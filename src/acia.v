==> flow/design.v <==
module acia(
	input clk,				 
	input rst,				 
	input cs,				 
	input we,				 
	input rs,				 
	input rx,				 
	input [7:0] din,		 
	output reg [7:0] dout,	 
	output tx,				 
	output irq				 
);
	localparam sym_rate = 9600;
    localparam clk_freq = 12000000;
    localparam sym_cnt = clk_freq / sym_rate;
	localparam SCW = $clog2(sym_cnt);
	wire [SCW-1:0] sym_cntr = sym_cnt;
	wire tx_start = cs & rs & we;
	reg [1:0] counter_divide_select, tx_start_control;
	reg [2:0] word_select;  
	reg receive_interrupt_enable;
	always @(posedge clk)
	begin
		if(rst)
		begin
			counter_divide_select <= 2'b00;
			word_select <= 3'b000;
			tx_start_control <= 2'b00;
			receive_interrupt_enable <= 1'b0;
		end
		else if(cs & ~rs & we)
			{
				receive_interrupt_enable,
				tx_start_control,
				word_select,
				counter_divide_select
			} <= din;
	end
	wire acia_rst = rst | (counter_divide_select == 2'b11);
	wire [7:0] rx_dat, status;
	always @(posedge clk)
	begin
		if(rst)
		begin
			dout <= 8'h00;
		end
		else
		begin
			if(cs & ~we)
			begin
				if(rs)
					dout <= rx_dat;
				else
					dout <= status;
			end
		end
	end
	reg txe;
	wire tx_busy;
	reg prev_tx_busy;
	always @(posedge clk)
	begin
		if(rst)
		begin
			txe <= 1'b1;
			prev_tx_busy <= 1'b0;
		end
		else
		begin
			prev_tx_busy <= tx_busy;
			if(tx_start)
				txe <= 1'b0;
			else if(prev_tx_busy & ~tx_busy)
				txe <= 1'b1;
		end
	end
	wire rx_stb;
	reg rxf;
	always @(posedge clk)
	begin
		if(rst)
			rxf <= 1'b0;
		else
		begin
			if(rx_stb)
				rxf <= 1'b1;
			else if(cs & rs & ~we)
				rxf <= 1'b0;
		end
	end
	wire rx_err;
	assign status = 
	{
		irq,				 
		1'b0,				 
		rx_err,			     
		rx_err,			     
		1'b0,				 
		1'b0,				 
		txe,				 
		rxf					 
	};
	acia_rx #(
		.SCW(SCW),				 
		.sym_cnt(sym_cnt)		 
	)
	my_rx(
		.clk(clk),				 
		.rst(acia_rst),			 
		.rx_serial(rx),		     
		.rx_dat(rx_dat),         
		.rx_stb(rx_stb),         
		.rx_err(rx_err)          
	);
	acia_tx #(
		.SCW(SCW),               
		.sym_cnt(sym_cnt)        
	)
	my_tx(
		.clk(clk),				 
		.rst(acia_rst),			 
		.tx_dat(din),            
		.tx_start(tx_start),     
		.tx_serial(tx),          
		.tx_busy(tx_busy)        
	);
	assign irq = (rxf & receive_interrupt_enable) | ((tx_start_control==2'b01) & txe);
endmodule
module acia_rx(
	input clk,				   
	input rst,				   
	input rx_serial,		   
	output reg [7:0] rx_dat,   
	output reg rx_stb,         
	output reg rx_err          
);
    parameter SCW = 8;
	parameter sym_cnt = 139;
	reg [7:0] in_pipe;
	reg in_state;
	wire all_zero = ~|in_pipe;
	wire all_one = &in_pipe;
	always @(posedge clk)
		if(rst)
		begin
			in_pipe <= 8'hff;
			in_state <= 1'b1;
		end
		else
		begin
			in_pipe <= {in_pipe[6:0],rx_serial};
			if(in_state && all_zero)
				in_state <= 1'b0;
			else if(!in_state && all_one)
				in_state <= 1'b1;
		end
	reg [8:0] rx_sr;
	reg [3:0] rx_bcnt;
	reg [SCW-1:0] rx_rcnt;
	reg rx_busy;
	always @(posedge clk)
		if(rst)
		begin
			rx_busy <= 1'b0;
			rx_stb <= 1'b0;
			rx_err <= 1'b0;
		end
		else
		begin
			if(!rx_busy)
			begin
				if(!in_state)
				begin
					rx_bcnt <= 4'h9;
					rx_rcnt <= sym_cnt/2;
					rx_busy <= 1'b1;
				end
				rx_stb <= 1'b0;
			end
			else
			begin
				if(~|rx_rcnt)
				begin
					rx_sr <= {in_state,rx_sr[8:1]};
					rx_rcnt <= sym_cnt;
					rx_bcnt <= rx_bcnt - 1;
					if(~|rx_bcnt)
					begin
						rx_dat <= rx_sr[8:1];
						rx_busy <= 1'b0;
						if(in_state && ~rx_sr[0])
						begin
							rx_err <= 1'b0;
							rx_stb <= 1'b1;
						end
						else
							rx_err <= 1'b1;
					end
				end
				else
					rx_rcnt <= rx_rcnt - 1;
			end
		end
endmodule
module acia_tx(
	input clk,				 
	input rst,				 
	input [7:0] tx_dat,		 
	input tx_start,			 
	output tx_serial,		 
	output reg tx_busy		 
);
    parameter SCW = 8;		 
	parameter sym_cnt = 139;	 
	reg [8:0] tx_sr;
	reg [3:0] tx_bcnt;
	reg [SCW-1:0] tx_rcnt;
	always @(posedge clk)
	begin
		if(rst)
		begin
			tx_sr <= 9'h1ff;
			tx_bcnt <= 4'h0;
			tx_rcnt <= {SCW{1'b0}};
			tx_busy <= 1'b0;
		end
		else
		begin
			if(!tx_busy)
			begin
				if(tx_start)
				begin
					tx_busy <= 1'b1;
					tx_sr <= {tx_dat,1'b0};
					tx_bcnt <= 4'd9;
					tx_rcnt <= sym_cnt;
				end
			end
			else
			begin
				if(~|tx_rcnt)
				begin
					tx_sr <= {1'b1,tx_sr[8:1]};
					tx_bcnt <= tx_bcnt - 1;
					tx_rcnt <= sym_cnt;
					if(~|tx_bcnt)
					begin
						tx_busy <= 1'b0;
					end
				end
				else
					tx_rcnt <= tx_rcnt - 1;
			end	
		end
	end
	assign tx_serial = tx_sr;
endmodule
======== Step by step through the tools: acia ========
The steps from the RTL of acia to its reports follow in flow order.
Lines are those of the file above, counted from 1.
Operators carry their Yosys type and port widths (W data, S select, Z words).
Library cell names are shortened.
Not given: n/a
design
  design top .............................. acia
  clock ................................... clk
  standard-cell library ................... sky130hd
  timing corner ........................... tt_025C_1v80

======== After elaboration ========
Source: Yosys, flattened and elaborated, memories not mapped. Widths are those after wreduce. Registers that Yosys merges into a memory's read port (data or address) are not register bits. Print and check cells do not count. Equal cells are merged and count once.
bit counts
  register bits ........................... 85
  output and inout port bits .............. 10
operators by class
  add/sub/neg operators ................... 4
  equality and inequality tests ........... 5
  muxes and demuxes ....................... 31
  bitwise gates (word level) .............. 19
  reduce/logical cells .................... 23
operator list
  kind                     count
  $mux W11                 6
  $mux W9                  3
  $mux W4                  6
  $sub A11 B1 Y11 const B  2
  $reduce_or A11 Y1        2
  $mux W1                  15
  $reduce_and A3 Y1        4
  $and A1 B1 Y1            9
  $not A1 Y1               8
  $reduce_bool A2 Y1       4
  $sub A4 B1 Y4 const B    2
  $reduce_or A4 Y1         2
  $reduce_and A8 Y1        1
  $reduce_or A8 Y1         1
  $mux W8                  1
  $ne A2 B2 Y1 const B     3
  $reduce_and A2 Y1        2
  $reduce_and A4 Y1        1
  $logic_and A1 B1 Y1      3
  $or A1 B1 Y1             2
  $logic_not A1 Y1         2
  $eq A2 B1 Y1 const B     1
  $eq A2 B2 Y1 const B     1
  $reduce_or A2 Y1         1

======== Depth ========
Longest topological path by Yosys (ltp), each cell counted once; first at word level (registers and memories cut), then after technology mapping (sequential cells cut; the memories' decode and read muxes count).
depth
  word-level depth ........................ 4
  ABC_AREA ................................ 0
  depth in mapped cells ................... 7
  depth with buffers taken out ............ 6

======== Mapped cells and area ========
The flow's flattened synthesis, as Yosys stat reports it; memories are mapped. The netlist is that of the ABC_AREA named above (0 if unset); the other value can give another one.
cell types
  cell type  count  total area (sq um)
  dfxtp_1    53     1.06E+03
  edfxtp_1   32     960.922
  mux2i_1    14     140.134
  a31oi_1    18     112.608
  nor3_1     22     110.106
  nor2_1     26     97.594
  nand2b_1   15     93.84
  nand2_1    24     90.086
  a21oi_1    16     80.077
  xnor2_1    9      78.826
  ha_1       6      75.072
  nand3_1    10     50.048
  inv_1      12     45.043
  o21ai_0    8      40.038
  clkbuf_1   10     37.536
  nor4_1     6      37.536
  or4_1      5      37.536
  or3_1      5      31.28
Other cell types: 35; their cells: 52.
synthesis totals
  cells in the netlist .................... 343
  cell area after synthesis ............... 0.0036072 sq mm
  sequential part of the area ............. 0.0020219 sq mm
  flip-flop cells ......................... 85
  buffer cells ............................ 15
The figures by module come from a second, unflattened synthesis with its own total; it is not the netlist above.
unflattened totals
  cell total of the unflattened synthesis .. 356
  area (unflattened synthesis) ............ 0.0037911 sq mm
Each row is one instance without its submodules.
modules
  module   instances  cells  area (sq mm)
  acia_rx  1          141    0.001838
  acia_tx  1          143    0.001285
  acia     1          72     0.0006681

======== Worst setup path after synthesis ========
Path of least setup slack by OpenSTA after synthesis, without wires, with an ideal clock, recovery checks aside; 20% of the period is set as input and as output delay. Where synthesis merged equal registers, the netlist keeps one of their names.
path after synthesis
  path kind ............................... register to register
  start point ............................. register my_rx.rx_rcnt[4]
  end point ............................... register my_rx.rx_dat[0]
  clock period ............................ 3260 ps
  arrival ................................. 2078 ps
  path slack .............................. 799 ps
  path delay .............................. 2461 ps
  driving pins on the path ................ 4
  buffers on the path ..................... 0
  synthesis period reached ................ 2461 ps
"path delay" = arrival - input delay + setup time.
"driving pins on the path": output pins that drive a net of the path, with the launching flip-flop's if there is one; two outputs of one cell count as two.
"synthesis period reached" is the clock period less the worst setup slack; recovery checks do not enter. This is arithmetic on one report: input and output delays are still those of the set period (20% each).
The rows between start and end are the longest chain of elaborated cells between them; the timing report does not say that the signal goes this way. Where chains are equally long, one stands for them.
Each line given opens the expression or statement behind the cell; cells for indexed reads and writes are added by Yosys, which also makes memories of some case tables.
A register here has more assigning lines than the two given.
between the ends, after synthesis
  cell sequence ........................... edfxtp_1 > or4_1 > or3_1 > nor3_1
  cells in the longest elaborated chain ... 3
ends and longest elaborated chain, after synthesis
  item                RTL line  text
  start: declaration  159       reg [SCW-1:0] rx_rcnt;
  start: assignment   175       rx_rcnt <= sym_cnt/2;
  start: assignment   185       rx_rcnt <= sym_cnt;
  $reduce_or A11 Y1   182       if(~|rx_rcnt)
  $not A1 Y1          n/a
  $reduce_and A4 Y1   n/a
  end: assignment     189       rx_dat <= rx_sr[8:1];
  end: declaration    133       output reg [7:0] rx_dat,

======== Worst path after layout ========
From the final timing report of run A: the path of least setup slack in the routed layout; clock arrival at registers is part of the times.
The report prints the path's times to 10 ps; the period is as set.
path post-layout
  path kind ............................... register to register
  start point ............................. register my_rx.rx_rcnt[4]
  end point ............................... register my_rx.rx_bcnt[0]
  clock period ............................ 2730 ps
  arrival ................................. 2380 ps
  path slack .............................. 370 ps
  driving pins on the path ................ 4
  buffers on the path ..................... 0
The rows between start and end are the longest chain of elaborated cells between them; the timing report does not say that the signal goes this way. Where chains are equally long, one stands for them.
A register here has more assigning lines than the two given.
Only ways into the end's enable, where the timed path ends, are counted here.
between the ends, post-layout
  cell sequence ........................... edfxtp_1 > or4_1 > or4_1 > a21oi_1
  cells in the longest elaborated chain ... 3
ends and longest elaborated chain, post-layout
  item                RTL line  text
  start: declaration  159       reg [SCW-1:0] rx_rcnt;
  start: assignment   175       rx_rcnt <= sym_cnt/2;
  start: assignment   185       rx_rcnt <= sym_cnt;
  $reduce_or A11 Y1   182       if(~|rx_rcnt)
  $ne A2 B2 Y1        n/a
  $reduce_and A3 Y1   n/a
  end: assignment     174       rx_bcnt <= 4'h9;
  end: assignment     186       rx_bcnt <= rx_bcnt - 1;
  end: declaration    158       reg [3:0] rx_bcnt;

acia through Yosys and OpenROAD on sky130hd: 2 stored runs, unordered, with their settings and measured results. The constraints put input and output delay at 20% of the set period each and load the outputs with 0.01 pF.

---- run A ----
settings
  period_ns = 2.73
  SETUP_SLACK_MARGIN = 0.06
  CAP_MARGIN = 20
  CORE_MARGIN = 2
  CORE_UTILIZATION = 40
  SLEW_MARGIN = 20
results
  cell area after synthesis ............... 0.0036072 sq mm
  smallest setup slack .................... 371 ps
  total die area .......................... 0.0097941 sq mm
  lowest hold slack ....................... 449 ps
  utilization of the finished layout ...... 47.8 %

---- run B ----
settings
  period_ns = 2.5
  CORE_UTILIZATION = 18
  SETUP_SLACK_MARGIN = 0.08
  PLACE_DENSITY_LB_ADDON = 0.2
  TNS_END_PERCENT = 55
  ABC_AREA = 0
  GPL_TIMING_DRIVEN = 1
  GPL_ROUTABILITY_DRIVEN = 0
  CTS_CLUSTER_DIAMETER = 134
  MIN_ROUTING_LAYER = met1
  CAP_MARGIN = 20
  CORE_MARGIN = 2
  SLEW_MARGIN = 20
results
  cell area after synthesis ............... 0.0036072 sq mm
  smallest setup slack .................... 245 ps
  total die area .......................... 0.0211877 sq mm
  lowest hold slack ....................... 448 ps
  utilization of the finished layout ...... 23.4 %
